==> flow/design.v <==
module LectureCodes (
  input logic [17:0] SW,
  input logic [3:0] KEY,
  input logic CLOCK_27,
  input logic CLOCK_50,
  output logic [17:0] LEDR,
  output logic [8:0] LEDG,
  output logic [6:0] HEX0,HEX1,HEX2,HEX3,HEX4,HEX5,HEX6,HEX7
);
  logic [31:0] q, inp, oup;
  logic clock;
  assign inp = {16'd0, SW[15:0]};
  assign {LEDR, LEDG[7:0]} = oup[25:0];
  assign clock = CLOCK_50;      
  cpu mycpu(clock,inp,oup);
endmodule
module counter32 (
  input logic clk,
  output logic [31:0] q
);
  always_ff @(posedge clk)
    q <= q+1;
endmodule	 
module cpu (
  input logic  clk,
  input logic  [31:0] inport,
  output logic [31:0] outport
);
  logic pc_carry, p, we, f, branch, jump, oe, im, must_jump;
  logic [4:0]  pc, pc_plus_one, pc_next, ra1, ra2, wa, jta, shamt;
  logic [34:0] instruction;
  logic [2:0] F;
  logic [31:0] rd1, rd2, wd, operand_b, result, addsubout, shfout, Const;
  always_ff @(posedge clk) begin
    pc <= pc_next;
	 if(oe) outport <= rd1;
  end	 
  ROM #(5,35) myrom(pc,instruction);
  assign {pc_carry, pc_plus_one} = pc + 1;
  assign ra1 = instruction[4:0];
  assign ra2 = instruction[9:5];
  assign wa = instruction[14:10];
  assign jta = instruction[32:28];
  assign shamt = instruction[19:15];
  assign F = instruction[22:20];
  assign im = instruction[34];
  assign oe = instruction[26];
  assign p = instruction[25];
  assign jump = instruction[33];
  assign branch = instruction[27];
  assign f = instruction[24];
  assign we = instruction[23];
  assign Const = {16'd0, F[1], jta, shamt, ra2};
  assign pc_next = must_jump? jta : pc_plus_one;
  assign must_jump = jump | (branch & (rd1 == 32'd0));
  regfile myreg(clk, we, ra1, ra2, wa, wd, rd1, rd2);
  assign wd = p? result : inport;
  assign result = f? addsubout : shfout;
  assign operand_b = im? Const : rd2;
  addsub arith(rd1,operand_b,F[0],addsubout);
  shifter myshf(rd1,rd2,shamt,F,shfout);
endmodule  
module regfile(
  input logic clk, WE,
  input logic [3:0] RA1, RA2, RA3, WA,
  input logic [15:0] WD,
  output logic [15:0] RD1, RD2, RD3
);
  logic [15:0] rf[15:0];
  always_ff @(posedge clk)
    if (WE) rf[WA] <= WD;
  assign RD1 = rf[RA1];
  assign RD2 = rf[RA2];
  assign RD3 = rf[RA3];
  initial begin
	rf[0] = 16'b0101010101010101;
	rf[1] = 16'b0011001100110011;
	rf[2] = 16'b0001000100010001;
	rf[3] = 16'b1100110011001100;
  end
endmodule
module addsub (
  input logic [31:0] a,b,
  input logic s,
  output logic [31:0] c
);
  logic cout;
  logic [31:0] d;
  assign d = s? ~b : b;
  assign {cout,c} = a+d+s;
endmodule  
module core_shiftter(
  input logic [31:0] a,
  input logic [4:0] sh,
  input logic [2:0] F,
  output logic [31:0] y
);
  logic [31:0] yl, yh, ya, ym;
  assign yl = a << sh;
  assign yr = a >> sh;
  assign ya = $signed(a) >>> sh;
  assign ym = F[0]? yr : yl;
  assign y = F[1]? ya : ym;
endmodule
* Step by step through the tools: regfile
What the tools print for regfile, step after step.
Line numbers count from 1 in the design file above.
Operators carry their Yosys type and port widths (W data, S select, Z words).
Library cell names are shortened.
A cell with -- has no value.
- Top :: regfile
- Clock :: clk
- Cell library :: sky130hd
- Library corner :: tt_025C_1v80

* Word-level counts
Yosys after proc, flatten, opt, wreduce and memory -nomap, before mapping. Enables and synchronous resets that opt folds into registers are not counted as muxes. Memory bits, and registers merged into a memory's read port (data or address), are not among the register bits. Print and check cells are not counted. Equal cells are merged and count once.
Yosys's memory passes give these memory sizes; they may raise the number of words (mostly to a power of two), join words into wider ones and drop unused or constant bits.
- Memories :: 1
- Output and inout port bits :: 48
- Register bits after elaboration :: 0
- Bits in writable memories :: 256
- Cells after elaboration :: 4
- Input port bits :: 34
** Memories
- rf :: words 16, width 16, read ports 3, write ports 1, RTL line 69 : logic [15:0] rf[15:0];
- Muxes and demuxes :: 3
** Operators by type and width (number)
- $mux W16 :: 1
- $mux W4 :: 1
- $mux W1 :: 1

* Longest topological paths
Yosys ltp: most cells in a row. Word level: on the elaborated netlist, between registers, memories and ports. Mapped: between sequential cells and ports; inverters and the memories' decode and read muxes count.
- Depth after elaboration :: 1
- ABC_AREA :: 0
- Gate-level depth with buffers :: 5
- Mapped depth without buffers :: 3

* Mapped cells and area
Yosys stat after the flow's synthesis: flattened, memories mapped to cells. It holds for the ABC_AREA given above (unset counts as 0); a run with the other value may have another netlist.
Totals and module areas in this step are rounded.
** Cell types
- edfxtp_1 :: number 256, total area 7.69E+03 µm²
- mux4_2 :: number 157, total area 3.54E+03 µm²
- mux4_1 :: number 35, total area 919.632 µm²
- a22oi_1 :: number 96, total area 720.691 µm²
- nand2_1 :: number 49, total area 183.926 µm²
- buf_6 :: number 12, total area 135.13 µm²
- clkbuf_1 :: number 27, total area 101.347 µm²
- buf_4 :: number 9, total area 67.565 µm²
- nor2_1 :: number 15, total area 56.304 µm²
- buf_1 :: number 10, total area 37.536 µm²
- nor2b_1 :: number 6, total area 37.536 µm²
- buf_2 :: number 5, total area 25.024 µm²
- nor3_1 :: number 4, total area 20.019 µm²
- and2_1 :: number 3, total area 18.768 µm²
- nand3b_1 :: number 2, total area 15.014 µm²
- nand2b_1 :: number 2, total area 12.512 µm²
- or3b_2 :: number 1, total area 8.758 µm²
- nand3_1 :: number 1, total area 5.005 µm²
- Buffers :: 63
- Flip-flop cells :: 256
- Sequential part of the area :: 7700 µm²
- Chip area (Yosys) :: 14000 µm²
- Cell count :: 690

* Worst setup path after synthesis
OpenSTA on the mapped netlist: ideal clock, no wires. The path of least setup slack (recovery checks aside). Input and output delay are each 20% of the period. Register names are those of the netlist, which keeps one name where synthesis merged equal registers.
- Kind :: in2reg
- Start point :: in WA[2]
- End point :: mem rf[0][0]
- Buffers on the path :: 0
- Launch time at the first pin :: 0.480 ns
- Stages :: 2
- Period :: 2.4 ns
- Delay of the path :: 2.055 ns
- Arrival :: 2.126 ns
- Path slack :: -0.135 ns
- Synthesis period reached :: 2.535 ns
"delay of the path" = arrival - input delay + setup time.
"stages": output pins that drive a net of the path, with the launching flip-flop's if there is one; two outputs of one cell count as two.
"synthesis period reached" is the clock period less the worst setup slack; recovery checks do not enter. This is arithmetic on one report: input and output delays are still those of the set period (20% each).
Between the ends stands the longest chain of elaborated cells between them, by number of cells; it is not shown to be the way that was timed. Of several equally long chains one is given.
Each line given opens the expression or statement behind the cell; cells for indexed reads and writes are added by Yosys, which also makes memories of some case tables.
- Cells stage by stage :: or3b_2 nor3_1
- Length of the longest elaborated chain :: 1
** Ends and longest elaborated chain, after synthesis
- start: declaration :: RTL line 65 : input logic [3:0] RA1, RA2, RA3, WA,
- $mux W4 :: RTL line 71 : if (WE) rf[WA] <= WD;
- end: declaration :: RTL line 69 : logic [15:0] rf[15:0];

* Worst path after layout
From the final timing report of run 1: the path of least setup slack in the routed layout; clock arrival at registers is part of the times.
- Kind :: reg2out
- Start point :: mem rf[11][15]
- End point :: out RD1[15]
- Arrival :: 2.11 ns
- Period :: 1.9 ns
- Launch time at the first pin :: 0.53 ns
- Buffers on the path :: 2
- Path slack :: -0.59 ns
- Stages :: 6
Between the ends stands the longest chain of elaborated cells between them, by number of cells; it is not shown to be the way that was timed. Of several equally long chains one is given.
A memory read counts as a cell of the chain, while the word-level depth stops at memories.
- Cells stage by stage :: edfxtp_1 buf_4 mux4_2 a22oi_2 nand2_1 buf_2
- Length of the longest elaborated chain :: 1
** Ends and longest elaborated chain, after layout
- start: declaration :: RTL line 69 : logic [15:0] rf[15:0];
- $mem_v2 Z16 W16 :: RTL line 69
- end: declaration :: RTL line 67 : output logic [15:0] RD1, RD2, RD3

Subject: regfile on sky130hd, stored results

Hello all,

2 stored runs of regfile in the flow (synthesis by Yosys, layout by OpenROAD, sky130hd cells), in arbitrary order. Constraints: input delay and output delay 20% of the set period each, output load 0.01 pF.
"achieved clock period": clock period set for the run, less the worst setup slack. It is reckoned from that one timing run; input and output delays stay at 20% of the period that was set.
"worst setup path time" = time allowed to the worst setup path (clock period - input delay - output delay, where it has them) - its slack; a late launch clock adds to it, a late capture clock takes from it.
"total power after layout" rests on the timing tool's default activity at the inputs, not on a simulated workload.
The measured numbers are rounded.

* Run 1
** Files
==> flow/run.sh <==
#!/bin/bash
# the make line also repeats the synthesis and layout settings of config.mk as NAME=value (left out here)
make -C /OpenROAD-flow-scripts/flow DESIGN_CONFIG=/design/flow/config.mk WORK_HOME=/design/flow/orfs CLKGATE_MAP_FILE= finish
==> flow/config.mk <==
export PLATFORM = sky130hd
export DESIGN_NAME = regfile
export DESIGN_NICKNAME = regfile
export VERILOG_FILES = /design/flow/design.v
export SDC_FILE = /design/flow/constraint.sdc
export NUM_CORES = 4
export LEC_CHECK = 0
export CAP_MARGIN = 10
export CORE_MARGIN = 2
export CORE_UTILIZATION = 64
export CTS_CLUSTER_SIZE = 69
export PLACE_DENSITY_LB_ADDON = 0.3
export SETUP_SLACK_MARGIN = 0.35
export SLEW_MARGIN = 20
==> flow/constraint.sdc <==
create_clock -name core_clock -period 1.9 [get_ports {clk}]
set_input_delay 0.3800 -clock core_clock [delete_from_list [all_inputs] [get_ports {clk}]]
set_output_delay 0.3800 -clock core_clock [all_outputs]
set_load 0.01 [all_outputs]
** Results
- Post-synthesis cell area :: 14,000 µm²
- Full die area :: 22,000 µm²
- Standard-cell area after layout :: 17,000 µm²
- Post-layout utilization :: 81 %
- Worst setup slack after layout :: -0.59 ns
- Total negative slack on setup checks :: -22 ns
- Worst hold slack in the final report :: 0.74 ns
- Total power after layout :: 13,000 µW
- Achieved clock period :: 2.491 ns
- Worst setup path time :: 2.11 ns
- Worst setup path type :: reg2out

* Run 2
** Files
==> flow/run.sh <==
#!/bin/bash
# the make line also repeats the synthesis and layout settings of config.mk as NAME=value (left out here)
make -C /OpenROAD-flow-scripts/flow DESIGN_CONFIG=/design/flow/config.mk WORK_HOME=/design/flow/orfs CLKGATE_MAP_FILE= finish
==> flow/config.mk <==
export PLATFORM = sky130hd
export DESIGN_NAME = regfile
export DESIGN_NICKNAME = regfile
export VERILOG_FILES = /design/flow/design.v
export SDC_FILE = /design/flow/constraint.sdc
export NUM_CORES = 4
export LEC_CHECK = 0
export CAP_MARGIN = 40
export CORE_MARGIN = 2
export CORE_UTILIZATION = 15
export CTS_CLUSTER_SIZE = 80
export GPL_TIMING_DRIVEN = 1
export MAX_ROUTING_LAYER = met5
export PLACE_DENSITY_LB_ADDON = 0.2
export SLEW_MARGIN = 20
==> flow/constraint.sdc <==
create_clock -name core_clock -period 1.64 [get_ports {clk}]
set_input_delay 0.3280 -clock core_clock [delete_from_list [all_inputs] [get_ports {clk}]]
set_output_delay 0.3280 -clock core_clock [all_outputs]
set_load 0.01 [all_outputs]
** Results
- Post-synthesis cell area :: 14,000 µm²
- Full die area :: 93,000 µm²
- Standard-cell area after layout :: 19,000 µm²
- Post-layout utilization :: 21 %
- Worst setup slack after layout :: -0.66 ns
- Total negative slack on setup checks :: -28 ns
- Worst hold slack in the final report :: 0.55 ns
- Total power after layout :: 17,000 µW
- Achieved clock period :: 2.304 ns
- Worst setup path time :: 1.98 ns
- Worst setup path type :: reg2out

Thanks
